==> flow/design.v <==
module decy_master(o,i,clk,rst);
output [23:0]o;
input [23:0]i;
input clk, rst;
decy_red e1({o[7:0]},{i[7:0]},clk,rst);
decy_green e2({o[15:8]}, {i[15:8]}, clk, rst);
decy_blue e3({o[23:16]}, {i[23:16]}, clk, rst);
endmodule
module decy_red(o,i,clk,rst);
output [7:0]o;
input clk,rst;
input [7:0]i;
wire [7:0]e;
wire [15:0]w;
xor_gt x1(w[0], w[1], w[2], w[3], i[0], i[1], i[2], i[3], e[0], e[1], e[2], e[3]);
xor_gt x2(w[4], w[5], w[6], w[7], i[4], i[5], i[6], i[7], e[4], e[5], e[6], e[7]);
pphcg s1(w[8], w[9], w[10], w[11], w[0], w[1], w[2], w[3]);
pphcg s2(w[12], w[13], w[14], w[15], w[4], w[5], w[6], w[7]);
feynman_gt f1(o[3], o[4], w[11], w[12]);
peres p1(o[0], o[1], o[2], w[8], w[9], w[10]);
peres p2(o[5], o[6], o[7], w[13], w[14], w[15]);
lfsr_e1 e1(clk, rst, e);
endmodule
module decy_blue(o,i,clk,rst);
output [7:0]o;
input clk,rst;
input [7:0]i;
wire [7:0]e;
wire [15:0]w;
xor_gt x1(w[0], w[1], w[2], w[3], i[0], i[1], i[2], i[3], e[0], e[1], e[2], e[3]);
xor_gt x2(w[4], w[5], w[6], w[7], i[4], i[5], i[6], i[7], e[4], e[5], e[6], e[7]);
pphcg s1(w[8], w[9], w[10], w[11], w[0], w[1], w[2], w[3]);
pphcg s2(w[12], w[13], w[14], w[15], w[4], w[5], w[6], w[7]);
feynman_gt f1(o[3], o[4], w[11], w[12]);
peres p1(o[0], o[1], o[2], w[8], w[9], w[10]);
peres p2(o[5], o[6], o[7], w[13], w[14], w[15]);
lfsr_e3 e3(clk, rst, e);
endmodule
module decy_green(o,i,clk,rst);
output [7:0]o;
input clk,rst;
input [7:0]i;
wire [7:0]e;
wire [15:0]w;
xor_gt x1(w[0], w[1], w[2], w[3], i[0], i[1], i[2], i[3], e[0], e[1], e[2], e[3]);
xor_gt x2(w[4], w[5], w[6], w[7], i[4], i[5], i[6], i[7], e[4], e[5], e[6], e[7]);
pphcg s1(w[8], w[9], w[10], w[11], w[0], w[1], w[2], w[3]);
pphcg s2(w[12], w[13], w[14], w[15], w[4], w[5], w[6], w[7]);
feynman_gt f1(o[3], o[4], w[11], w[12]);
peres p1(o[0], o[1], o[2], w[8], w[9], w[10]);
peres p2(o[5], o[6], o[7], w[13], w[14], w[15]);
lfsr_e2 e2(clk, rst, e);
endmodule
module lfsr_e1 (
    input wire clk,
    input wire rst,         
    output reg [7:0] lfsr
);
wire feedback;
assign feedback = lfsr[7] ^ lfsr[5] ^ lfsr[4] ^ lfsr[3];
always @(posedge clk) begin
    if (rst)
        lfsr <= 8'b00000001;   
    else
        lfsr <= {lfsr[6:0], feedback};
end
endmodule
module lfsr_e2 (
    input wire clk,
    input wire rst,          
    output reg [7:0] lfsr
);
wire feedback;
assign feedback = lfsr[7] ^ lfsr[5] ^ lfsr[4] ^ lfsr[3] ^ lfsr[2] ^ lfsr[1];
always @(posedge clk) begin
    if (rst)
        lfsr <= 8'b00000001;   
    else
        lfsr <= {lfsr[6:0], feedback};
end
endmodule
module lfsr_e3 (
    input wire clk,
    input wire rst,          
    output reg [7:0] lfsr
);
wire feedback;
assign feedback = lfsr[7] ^ lfsr[5] ^ lfsr[4] ^ lfsr[1];
always @(posedge clk) begin
    if (rst)
        lfsr <= 8'b00000001;   
    else
        lfsr <= {lfsr[6:0], feedback};
end
endmodule
 module xor_gt(p, q, r, s, f1, f2, f3, fy, k1, k2, k3, k4);
    input f1, f2, f3, fy, k1, k2, k3, k4;
    output p, q, r, s;
    assign p = f1 ^ k1;
    assign q = f2 ^ k2;
    assign r = f3 ^ k3;
    assign s = fy ^ k4;
endmodule
module feynman_gt(p, q, a, b);
    input a, b;
    output p, q;
    assign p = a;
    assign q = a ^ b;
endmodule
module pphcg(a,b,c,d,w,x,y,z);
output a,b,c,d;
input w,x,y,z;
assign a=x^y^z;
assign b=w^x^y;
assign c=w^x^z;
assign d=w^y^z;
endmodule
module peres(a,b,c,x,y,z);
output a,b,c;
input x,y,z;
assign a=x;
assign b=x^y;
assign c=x&y^z;
endmodule
From RTL to reports: decy_master
The steps from the RTL of decy_master to its reports follow in flow order.
Lines are those of the file above, counted from 1.
Operators carry their Yosys type and port widths (W data, S select, Z words).
Cell names lack the library's common part.
The mark - stands for no value.
- top: decy_master
- clock port: clk
- library: sky130hd
- timing corner: tt_025C_1v80

Word-level counts
Yosys after proc, flatten, opt, wreduce and memory -nomap, before mapping. Enables and synchronous resets that opt folds into registers are not counted as muxes. Memory bits, and registers merged into a memory's read port (data or address), are not among the register bits. Print and check cells are not counted. Equal cells are merged and count once.
- bitwise gates (word level): 98
- operator list (cell ; number):
    $xor A1 B1 Y1 ; 92
    $and A1 B1 Y1 ; 6
- flip-flop bits (word level) at 24
- input port bits at 26
- output and inout port bits: 24
- cells after elaboration: 101

Logic depth
Yosys ltp: most cells in a row. Word level: on the elaborated netlist, between registers, memories and ports. Mapped: between sequential cells and ports; inverters and the memories' decode and read muxes count.
- noted depth after elaboration: 5
- noted ABC_AREA: 0
- mapped depth at 7

After synthesis
Yosys stat after the flow's synthesis: flattened, memories mapped to cells. It holds for the ABC_AREA given above (unset counts as 0); a run with the other value may have another netlist.
- noted chip area (Yosys): 1681.6 um^2
- noted sequential part of the area: 480.5 um^2
- cells in the netlist at 155
- noted buffer cells: 26
- noted mapped flip-flops: 24
- cells by type (type ; number ; total area (um^2)):
    dfxtp_1 ; 24 ; 480.461
    xnor2_1 ; 36 ; 315.302
    buf_4 ; 24 ; 180.173
    xor2_1 ; 19 ; 166.41
    nor2b_1 ; 21 ; 131.376
    xnor3_1 ; 5 ; 112.608
    xnor2_2 ; 5 ; 81.328
    ha_1 ; 3 ; 37.536
    xor2_2 ; 2 ; 32.531
    xnor3_2 ; 1 ; 23.773
    xor3_1 ; 1 ; 23.773
    maj3_1 ; 2 ; 20.019
    nand2b_1 ; 3 ; 18.768
    mux2i_1 ; 1 ; 10.01
    nor3_1 ; 2 ; 10.01
    a211o_1 ; 1 ; 8.758
    a221oi_1 ; 1 ; 8.758
    clkbuf_1 ; 2 ; 7.507
Other cell types: 2; their cells: 2.
By module: a second synthesis without flattening, with its own total; a netlist apart from the flattened one above.
- cells (unflattened synthesis) at 130
- area total of the unflattened synthesis at 1779.2 um^2
Each row is one instance without its submodules.
- modules (module ; times used ; cells ; seq. area (um^2) ; area (um^2)):
    pphcg ; 6 ; 4 ; 0.0 ; 102.6
    lfsr_e2 ; 1 ; 20 ; 160.2 ; 259.0
    lfsr_e1 ; 1 ; 19 ; 160.2 ; 236.5
    lfsr_e3 ; 1 ; 19 ; 160.2 ; 236.5
    xor_gt ; 6 ; 4 ; 0.0 ; 35.0
    peres ; 6 ; 3 ; 0.0 ; 28.8
    feynman_gt ; 3 ; 2 ; 0.0 ; 16.3
    decy_blue ; 1 ; 0 ; 0.0 ; 0.0
    decy_green ; 1 ; 0 ; 0.0 ; 0.0
    decy_master ; 1 ; 0 ; 0.0 ; 0.0
    decy_red ; 1 ; 0 ; 0.0 ; 0.0

Timing after synthesis
Source: OpenSTA report_checks on the synthesized netlist (no wires, ideal clock, input and output delay 20% of the period each), path of least setup slack; recovery checks are left aside. Register names are those of the netlist, which keeps one name where synthesis merged equal registers.
- path type: input port to output port
- start point: in i[2]
- end point: out o[2]
- noted external input delay: 0.520 ns
- data required time at 2.080 ns
- period at 2.6 ns
- driving pins on the path at 7
- noted arrival time: 1.770 ns
- setup slack: 0.310 ns
- delay of the path at 1.250 ns
- noted external output delay: 0.520 ns
- synthesis period reached: 2.29 ns
"delay of the path" is the arrival time less input delay plus setup time.
At an output port there is no setup time.
"driving pins on the path": output pins that drive a net of the path, with the launching flip-flop's if there is one; two outputs of one cell count as two.
"synthesis period reached" = period - worst setup slack (recovery checks aside). The figure is calculated, with input and output delays left at 20% of the set period.
The rows between start and end are the longest chain of elaborated cells between them; the timing report does not say that the signal goes this way. Where chains are equally long, one stands for them.
A line is the first line of the expression or statement that the cell stems from. Yosys adds cells for indexed reads and writes and turns some case tables into memories.
- path through: xnor2_1 xor2_1 xnor2_1 ha_1 xor2_1 xnor2_1 buf_4
- noted length of the longest elaborated chain: 5
- ends and longest elaborated chain, after synthesis (what ; line ; source):
    from (decl) ; 3 ; input [23:0]i;
    $xor A1 B1 Y1 ; 101 ; assign r = f3 ^ k3;
    $xor A1 B1 Y1 x2 ; 113 ; assign a=x^y^z;
    $and A1 B1 Y1 ; 123 ; assign c=x&y^z;
    $xor A1 B1 Y1 ; 123 ;
    to (decl) ; 2 ; output [23:0]o;

Worst path after layout
From the final timing report of run 1: the path of least setup slack in the routed layout; clock arrival at registers is part of the times.
- path type: flip-flop to output port
- start point: reg e1.e1.lfsr[1]
- end point: out o[2]
- noted arrival time: 1.87 ns
- period at 1.28 ns
- data required time at 1.02 ns
- noted external output delay: 0.26 ns
- setup slack: -0.85 ns
- driving pins on the path at 8
The rows between start and end are the longest chain of elaborated cells between them; the timing report does not say that the signal goes this way. Where chains are equally long, one stands for them.
- path through: dfxtp_2 xnor2_4 xor2_2 xor2_1 ha_2 xor2_2 xnor2_1 buf_2
- noted length of the longest elaborated chain: 5
- ends and longest elaborated chain, post-layout (what ; line ; source):
    from (decl) ; 57 ; output reg [7:0] lfsr
    from (assign) ; 63 ; lfsr <= 8'b00000001;
    from (assign) ; 65 ; lfsr <= {lfsr[6:0], feedback};
    $xor A1 B1 Y1 ; 100 ; assign q = f2 ^ k2;
    $xor A1 B1 Y1 x2 ; 113 ; assign a=x^y^z;
    $and A1 B1 Y1 ; 123 ; assign c=x&y^z;
    $xor A1 B1 Y1 ; 123 ;
    to (decl) ; 2 ; output [23:0]o;

Top module decy_master; platform sky130hd; tools Yosys and OpenROAD; 2 stored runs in no particular order. Input and output delays are each 20% of the period that was set; the output load is 0.01 pF.
"achieved clock period" = clock period - worst setup slack. The figure is calculated, with input and output delays left at 20% of the set period.
"critical setup path time": the worst setup path's part of the clock period (all of it between registers, 20% less for each end at a port) less its slack. A launch clock that arrives late makes it longer, a capture clock that arrives late makes it shorter.
By "total design power" is meant OpenSTA's value without simulated activity: inputs other than the clock are taken to toggle once in ten clock periods, and the tool carries that through the logic.

Run 1

==> flow/run.sh <==
#!/bin/bash
# the make line also repeats the synthesis and layout settings of config.mk as NAME=value (left out here)
make -C /OpenROAD-flow-scripts/flow DESIGN_CONFIG=/design/flow/config.mk WORK_HOME=/design/flow/orfs CLKGATE_MAP_FILE= finish
==> flow/config.mk <==
export PLATFORM = sky130hd
export DESIGN_NAME = decy_master
export DESIGN_NICKNAME = decy_master
export VERILOG_FILES = /design/flow/design.v
export SDC_FILE = /design/flow/constraint.sdc
export NUM_CORES = 4
export LEC_CHECK = 0
export CAP_MARGIN = 20
export CORE_ASPECT_RATIO = 0.65
export CORE_MARGIN = 2
export CORE_UTILIZATION = 36
export CTS_CLUSTER_DIAMETER = 168
export GPL_ROUTABILITY_DRIVEN = 1
export PLACE_DENSITY = 0.6
export SETUP_SLACK_MARGIN = -0.06
export SLEW_MARGIN = 20
export TNS_END_PERCENT = 40
==> flow/constraint.sdc <==
create_clock -name core_clock -period 1.28 [get_ports {clk}]
set_input_delay 0.2560 -clock core_clock [delete_from_list [all_inputs] [get_ports {clk}]]
set_output_delay 0.2560 -clock core_clock [all_outputs]
set_load 0.01 [all_outputs]

Measured in run 1:
- noted the utilization: 0.653
- critical setup path time: 1.87 ns
- class of the worst setup path: flip-flop to output port
- post-synthesis cell area: 1681.6 um^2
- noted the area of the die: 5246.3 um^2
- standard-cell area after layout at 2841.5 um^2
- achieved clock period at 2.125 ns
- total design power at 0.003238 W
- sum of negative setup slack at -11.751 ns
- noted the worst setup slack after layout: -0.845 ns
- noted the worst hold slack in the final report: 0.488 ns

Run 2

==> flow/run.sh <==
#!/bin/bash
# the make line also repeats the synthesis and layout settings of config.mk as NAME=value (left out here)
make -C /OpenROAD-flow-scripts/flow DESIGN_CONFIG=/design/flow/config.mk WORK_HOME=/design/flow/orfs CLKGATE_MAP_FILE= finish
==> flow/config.mk <==
export PLATFORM = sky130hd
export DESIGN_NAME = decy_master
export DESIGN_NICKNAME = decy_master
export VERILOG_FILES = /design/flow/design.v
export SDC_FILE = /design/flow/constraint.sdc
export NUM_CORES = 4
export LEC_CHECK = 0
export CAP_MARGIN = 20
export CORE_MARGIN = 2
export CORE_UTILIZATION = 40
export SLEW_MARGIN = 20
==> flow/constraint.sdc <==
create_clock -name core_clock -period 1.72 [get_ports {clk}]
set_input_delay 0.3440 -clock core_clock [delete_from_list [all_inputs] [get_ports {clk}]]
set_output_delay 0.3440 -clock core_clock [all_outputs]
set_load 0.01 [all_outputs]

Measured in run 2:
- noted the utilization: 0.741
- critical setup path time: 1.51 ns
- class of the worst setup path: input port to output port
- post-synthesis cell area: 1681.6 um^2
- noted the area of the die: 4738.9 um^2
- standard-cell area after layout at 2986.6 um^2
- achieved clock period at 2.202 ns
- total design power at 0.002483 W
- sum of negative setup slack at -3.960 ns
- noted the worst setup slack after layout: -0.482 ns
- noted the worst hold slack in the final report: 0.488 ns
